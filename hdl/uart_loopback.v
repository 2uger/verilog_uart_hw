==> flow/design.v <==
`timescale 1ns / 1ps
module uart_loopback #(
    parameter CLKS_PER_BIT = 868
) (
    input clk,
    input resetn,
    output tx_o,
    input  rx_i
);
    wire tx_busy;
    wire [7:0] data;
    wire tx_done;
    wire rx_busy;
    wire rx_done_o;
    wire [7:0] rx_d_o;
    uart_tx #(
        .CLKS_PER_BIT(CLKS_PER_BIT)
    ) uart_tx (
        .clk(clk),
        .resetn(resetn),
        .e_i(rx_done_o),
        .d_i(data + 1),
        .tx_o(tx_o),
        .busy_o(tx_busy),
        .done_o(tx_done)
    );
    uart_rx #(
        .CLKS_PER_BIT(CLKS_PER_BIT)
    ) uart_rx (
        .clk(clk),
        .resetn(resetn),
        .rx_i(rx_i),
        .d_o(data),
        .busy_o(rx_busy),
        .done_o(rx_done_o)
    );
endmodule
`timescale 1ns / 1ps
module uart_rx #(
    parameter CLKS_PER_BIT = 868
) (input clk,
   input resetn,
   input rx_i,
   output reg [7:0] d_o,
   output reg       busy_o,
   output reg       done_o
);
    reg [$clog2(CLKS_PER_BIT):0] timer_cnt;
    reg [2:0]  state;
    reg [2:0]  next_state;
    localparam IDLE    = 3'b001;
    localparam START   = 3'b011;
    localparam DATA    = 3'b010;
    localparam STOP    = 3'b110;
    localparam CLEANUP = 3'b100;
    reg [2:0] bit_idx;
    reg shift_bit_idx;
    always @ (posedge clk) begin
        if (!resetn) begin
            state     <= IDLE;
            bit_idx   <= 0;
        end else begin
            state     <= next_state;
            bit_idx   <= shift_bit_idx ? bit_idx + 1 : bit_idx;
        end
    end
    always @ (posedge clk) begin
        if (!resetn) begin
            d_o <= 0;
        end else begin
            if ((state == DATA) && shift_bit_idx && (bit_idx <= 7)) d_o[bit_idx] <= rx_i;
        end
    end
    always @(posedge clk) begin
        if (!resetn) begin
            timer_cnt <= CLKS_PER_BIT;
        end else begin
            case (state)
                IDLE:    timer_cnt <= CLKS_PER_BIT;
                START:   timer_cnt <= (timer_cnt <= ((CLKS_PER_BIT / 2) + 1)) ? CLKS_PER_BIT : timer_cnt - 1;
                DATA:    timer_cnt <= (timer_cnt == 1) ? CLKS_PER_BIT : timer_cnt - 1;
                STOP:    timer_cnt <= timer_cnt - 1;
                default: timer_cnt <= CLKS_PER_BIT;
            endcase
        end
    end
    always @(*) begin
        busy_o         = 1;
        done_o         = 0;
        shift_bit_idx  = 0;
        case (state)
            IDLE: begin
                busy_o     = 0;
                if (rx_i == 0) begin
                    next_state = START;
                end else begin
                    next_state = IDLE;
                end
            end
            START: begin
                next_state = (timer_cnt <= ((CLKS_PER_BIT / 2) + 1)) ? ((rx_i == 0) ? DATA : IDLE) : START;
            end
            DATA: begin
                shift_bit_idx = (timer_cnt == 1) ? 1 : 0;
                next_state    = (timer_cnt == 1) ? ((bit_idx < 7) ? DATA : STOP) : DATA;
            end
            STOP: begin
                done_o     = (timer_cnt == 1) ? 1 : 0;
                next_state = (timer_cnt == 1) ? IDLE : STOP;
            end
            default: begin
                next_state     = IDLE;
            end
        endcase
    end
endmodule
`timescale 1ns / 1ps
module uart_tx #(
    parameter CLKS_PER_BIT = 20
) (
    input clk,
    input resetn,
    input       e_i,
    input [7:0] d_i,
    output wire tx_o,
    output reg busy_o,
    output reg done_o
);
    reg [$clog2(CLKS_PER_BIT):0] timer_cnt;
    reg [2:0] state;
    reg [2:0] next_state;
    localparam IDLE  = 3'b001;
    localparam START = 3'b011;
    localparam DATA  = 3'b010;
    localparam STOP  = 3'b110;
    reg [7:0] data    = 8'b0;
    reg [2:0] bit_idx = 3'b0;
    reg shift_bit_idx;
    always @(posedge clk) begin
        if (!resetn) begin
            state     <= IDLE;
            bit_idx   <= 0;
        end else begin
            state     <= next_state;
            bit_idx   <= shift_bit_idx ? bit_idx + 1 : bit_idx;
            data      <= e_i ? d_i : data;
        end
    end
    assign tx_o = (state == DATA) ? data[bit_idx] : (state == START) ? 0 : 1;
    always @(posedge clk) begin
        if (!resetn) begin
            timer_cnt <= CLKS_PER_BIT;
        end else begin
            case (state)
                IDLE:    timer_cnt <= CLKS_PER_BIT;
                START:   timer_cnt <= (timer_cnt == 1) ? CLKS_PER_BIT : timer_cnt - 1;
                DATA:    timer_cnt <= (timer_cnt == 1) ? CLKS_PER_BIT : timer_cnt - 1;
                STOP:    timer_cnt <= timer_cnt - 1;
                default: timer_cnt <= CLKS_PER_BIT;
            endcase
        end
    end
    always @(*) begin
        busy_o        = 1;
        done_o        = 0;
        shift_bit_idx = 0;
        case (state)
            IDLE: begin
                done_o     = 1;
                busy_o     = 0;
                next_state = e_i ? START : IDLE;
            end
            START: begin
                next_state = (timer_cnt == 1) ? DATA : START;
            end
            DATA: begin
                shift_bit_idx = (timer_cnt == 1) ? 1 : 0;
                next_state    = (timer_cnt == 1) ? ((bit_idx < 7) ? DATA : STOP) : DATA;
            end
            STOP: begin
                next_state = (timer_cnt == 1) ? IDLE : STOP;
            end
            default:
                next_state = IDLE;
        endcase
    end
endmodule
# Step by step through the tools: uart_loopback
# Tool output for the design above, in the order of the flow.
# Lines are those of the file above, counted from 1.
# Operators: Yosys type, input widths -> output width; for muxes data width and select width s.
# Library cell names are shortened.
design:
  design: "uart_loopback"
  clock_port: "clk"
  cell_library: "sky130hd"
  pvt_corner: "tt_025C_1v80"

# Word-level counts
# Counts by Yosys on the flattened word-level netlist (proc, flatten, opt, wreduce; memories kept). Register bits leave out memories and registers merged into their read ports (data or address); mux counts leave out enables and synchronous resets folded into registers. Print and check cells are left out. Cells with the same type and inputs are merged into one.
bits:
  register_bits: 50
  wordCells: 63
  input_bits: 3
op_classes:
  bitwise: 3
  n_reduce_logical: 4
  n_mux: 25
  add_sub_neg: 6
  eq_ne: 10
  n_shift: 3
  cmp: 4
ops:
  columns: ["cell", "n"]
  rows:
  - ["$pmux 11 s3", 1]
  - ["$mux 11", 3]
  - ["$pmux 3 s4", 2]
  - ["$sub 11x1->11 const B", 2]
  - ["$eq 11x1->1 const B", 2]
  - ["$pmux 11 s2", 1]
  - ["$mux 3", 7]
  - ["$eq 3x2->1 const B", 4]
  - ["$le 11x9->1 const B", 1]
  - ["$shift 1x4->8", 1]
  - ["$shift 1x4->8 const A", 1]
  - ["$add 8x1->8 const B", 1]
  - ["$shiftx 8x3->1", 1]
  - ["$and 8x8->8", 1]
  - ["$or 8x8->8", 1]
  - ["$not 8->8", 1]
  - ["$mux 1", 8]
  - ["$add 3x1->3 const B", 2]
  - ["$eq 3x1->1 const B", 2]
  - ["$lt 3x3->1 const B", 2]
  - ["$eq 3x3->1 const B", 2]
  - ["$mux 2", 3]
  - ["$neg 3->4", 1]
  - ["$le 3x3->1 const B", 1]
  - ["$logic_and 1x1->1", 2]
  - ["$reduce_and 2->1", 1]
  - ["$reduce_or 2->1", 1]

# Longest topological paths
# Yosys ltp: most cells in a row. Word level: on the elaborated netlist, between registers, memories and ports. Mapped: between sequential cells and ports; inverters and the memories' decode and read muxes count.
depth:
  word_depth: 5
  abc_area: 1
  depth_mapped: 11
  depth_no_buf: 10

# Mapped cells and area
# Yosys stat after the flow's synthesis: flattened, memories mapped to cells. It holds for the ABC_AREA given above (unset counts as 0); a run with the other value may have another netlist.
synth_totals:
  cell_count: 360
  seq_area_um2: 1121.1
  ff_cells: 52
  buf_cells: 4
  yosys_area_um2: 2787.7
types:
  columns: ["cell_type", "n", "type_area_um2"]
  rows:
  - ["dfxtp_1", 44, 880.845]
  - ["nand2_1", 68, 255.245]
  - ["edfxtp_1", 8, 240.23]
  - ["nor2_1", 43, 161.405]
  - ["ha_1", 12, 150.144]
  - ["nand3_1", 28, 140.134]
  - ["inv_1", 37, 138.883]
  - ["o21ai_0", 25, 125.12]
  - ["xor2_1", 12, 105.101]
  - ["a21oi_1", 14, 70.067]
  - ["xnor2_1", 7, 61.309]
  - ["nand2_2", 9, 56.304]
  - ["nor2_2", 7, 43.792]
  - ["nor3_1", 8, 40.038]
  - ["nand3_2", 3, 30.029]
  - ["nor3_2", 3, 30.029]
  - ["nor2_4", 2, 22.522]
  - ["o211ai_1", 3, 22.522]
# Other cell types: 19; their cells: 27.

# Path before layout
# Path of least setup slack by OpenSTA after synthesis, without wires, with an ideal clock, recovery checks aside; 20% of the period is set as input and as output delay. Where synthesis merged equal registers, the netlist keeps one of their names.
synth_path:
  path_type: "reg-to-reg"
  from: "reg uart_rx.timer_cnt[1]"
  to: "reg uart_tx.data[0]"
  path_delay_ps: 1682
  setup_ps: 374
  period_ps: 1870
  launch_ps: 0
  arrival_time_ps: 1308
  path_stages: 7
  required_time_ps: 1496
  slack_ps: 188
  synth_period_reached_ps: 1682
# "path_delay_ps" is the arrival time less input delay plus setup time.
# "path_stages": output pins that drive a net of the path, with the launching flip-flop's if there is one; two outputs of one cell count as two.
# "synth_period_reached_ps" is the clock period less the worst setup slack; recovery checks do not enter. This is arithmetic on one report: input and output delays are still those of the set period (20% each).
# The rows between start and end are the longest chain of elaborated cells between them; the timing report does not say that the signal goes this way. Where chains are equally long, one stands for them.
# Each line given opens the expression or statement behind the cell; cells for indexed reads and writes are added by Yosys, which also makes memories of some case tables.
# A register here has more assigning lines than the two given.
synth_between:
  cell_sequence: "dfxtp_1 > inv_1 > ha_1 > nand2_1 > nor2_2 > nand2_2 > nor2_1"
  elab_chain_len: 4
synth_lines:
  columns: ["element", "line", "source"]
  rows:
  - ["start: declaration", 48, "reg [$clog2(CLKS_PER_BIT):0] timer_cnt;"]
  - ["start: assignment", 80, "START:   timer_cnt <= (timer_cnt <= ((CLKS_PER_BIT / 2) + 1)) ? CLKS_PER_BIT : timer_cnt - 1;"]
  - ["start: assignment", 81, "DATA:    timer_cnt <= (timer_cnt == 1) ? CLKS_PER_BIT : timer_cnt - 1;"]
  - ["$eq 11x1->1", 108, "done_o     = (timer_cnt == 1) ? 1 : 0;"]
  - ["$mux 1", 108, null]
  - ["$mux 1", 91, "case (state)"]
  - ["$reduce_and 2->1", null, null]
  - ["end: assignment", 146, "data      <= e_i ? d_i : data;"]
  - ["end: declaration", 136, "reg [7:0] data    = 8'b0;"]

# Path in the finished layout
# Path of least setup slack in the final report of entry A (OpenROAD, finished layout, wires in). Where an end is a register, its clock arrival counts in the times.
# The path's times are printed in steps of 10 ps; the period is the one set.
layout_path:
  path_type: "reg-to-output"
  from: "reg uart_tx.data[4]"
  to: "out tx_o"
  slack_ps: 80
  arrival_time_ps: 1280
  path_stages: 8
  launch_ps: 290
  period_ps: 1700
  output_delay_ps: 340
  required_time_ps: 1360
# The rows between start and end are the longest chain of elaborated cells between them; the timing report does not say that the signal goes this way. Where chains are equally long, one stands for them.
layout_between:
  cell_sequence: "edfxtp_1 > nor2_1 > nor2_1 > o21ai_1 > o211ai_1 > nand3_1 > nand2_1 > buf_2"
  elab_chain_len: 2
layout_lines:
  columns: ["element", "line", "source"]
  rows:
  - ["start: declaration", 136, "reg [7:0] data    = 8'b0;"]
  - ["start: assignment", 146, "data      <= e_i ? d_i : data;"]
  - ["$shiftx 8x3->1", 149, "assign tx_o = (state == DATA) ? data[bit_idx] : (state == START) ? 0 : 1;"]
  - ["$mux 1", 149, null]
  - ["end: declaration", 7, "output tx_o,"]

Hand-over note for uart_loopback

Measured results for uart_loopback: 2 stored runs of the Yosys and OpenROAD flow on sky130hd. The settings differ; the order carries no meaning. The constraints put input and output delay at 20% of the set period each and load the outputs with 0.01 pF.
"achieved_period_ps" is the run's clock period less its worst setup slack. It is reckoned from that one timing run; input and output delays stay at 20% of the period that was set.
"worst_path_ps" means the part of the period allowed to the worst setup path (the constraints hold back 20% at inputs and 20% at outputs) less its slack; where the path has registers, the arrival times of their clocks count too.
"final_power_mw" is the tool's figure for a default switching activity; nothing was simulated.
"worst_path_ps" is given in steps of 10 ps.

--- entry A ---
==> flow/run.sh <==
#!/bin/bash
# the make line also repeats the synthesis and layout settings of config.mk as NAME=value (left out here)
make -C /OpenROAD-flow-scripts/flow DESIGN_CONFIG=/design/flow/config.mk WORK_HOME=/design/flow/orfs CLKGATE_MAP_FILE= finish
==> flow/config.mk <==
export PLATFORM = sky130hd
export DESIGN_NAME = uart_loopback
export DESIGN_NICKNAME = uart_loopback
export VERILOG_FILES = /design/flow/design.v
export SDC_FILE = /design/flow/constraint.sdc
export NUM_CORES = 4
export LEC_CHECK = 0
export ABC_AREA = 1
export CAP_MARGIN = 40
export CORE_ASPECT_RATIO = 1.63
export CORE_MARGIN = 2
export CORE_UTILIZATION = 32
export CTS_CLUSTER_DIAMETER = 90
export GPL_TIMING_DRIVEN = 0
export MAX_ROUTING_LAYER = met5
export MIN_ROUTING_LAYER = met1
export PLACE_DENSITY_LB_ADDON = 0.22
export SETUP_SLACK_MARGIN = 0.13
export SLEW_MARGIN = 20
export TNS_END_PERCENT = 10
==> flow/constraint.sdc <==
create_clock -name core_clock -period 1.7 [get_ports {clk}]
set_input_delay 0.3400 -clock core_clock [delete_from_list [all_inputs] [get_ports {clk}]]
set_output_delay 0.3400 -clock core_clock [all_outputs]
set_load 0.01 [all_outputs]

==> results, as YAML <==
results:
  achieved_period_ps: 1619
  timing.hold.ws_ps: 397
  setup_worst_slack_ps: 81
  utilization_frac: 0.376
  final_power_mw: 2.400
  ys_area_um2: 2787.7
  finish.stdcell_area_um2: 3193.1
  tns_ps: 0
  worst_path_ps: 1280
  worstPathKind: "reg-to-output"
  design.die.area_um2: 9496.2

--- entry B ---
==> flow/run.sh <==
#!/bin/bash
# the make line also repeats the synthesis and layout settings of config.mk as NAME=value (left out here)
make -C /OpenROAD-flow-scripts/flow DESIGN_CONFIG=/design/flow/config.mk WORK_HOME=/design/flow/orfs CLKGATE_MAP_FILE= finish
==> flow/config.mk <==
export PLATFORM = sky130hd
export DESIGN_NAME = uart_loopback
export DESIGN_NICKNAME = uart_loopback
export VERILOG_FILES = /design/flow/design.v
export SDC_FILE = /design/flow/constraint.sdc
export NUM_CORES = 4
export LEC_CHECK = 0
export ABC_AREA = 0
export CAP_MARGIN = 20
export CORE_ASPECT_RATIO = 1.71
export CORE_MARGIN = 2
export CORE_UTILIZATION = 41
export CTS_CLUSTER_DIAMETER = 370
export GPL_ROUTABILITY_DRIVEN = 1
export GPL_TIMING_DRIVEN = 0
export HOLD_SLACK_MARGIN = 0.13
export MAX_ROUTING_LAYER = met4
export SETUP_SLACK_MARGIN = 0.16
export SLEW_MARGIN = 25
==> flow/constraint.sdc <==
create_clock -name core_clock -period 2.1 [get_ports {clk}]
set_input_delay 0.4200 -clock core_clock [delete_from_list [all_inputs] [get_ports {clk}]]
set_output_delay 0.4200 -clock core_clock [all_outputs]
set_load 0.01 [all_outputs]

==> results, as YAML <==
results:
  achieved_period_ps: 2018
  timing.hold.ws_ps: 498
  setup_worst_slack_ps: 82
  utilization_frac: 0.501
  final_power_mw: 1.663
  ys_area_um2: 2645.0
  finish.stdcell_area_um2: 3146.8
  tns_ps: 0
  worst_path_ps: 1600
  worstPathKind: "reg-to-output"
  design.die.area_um2: 7132.7

End of note.
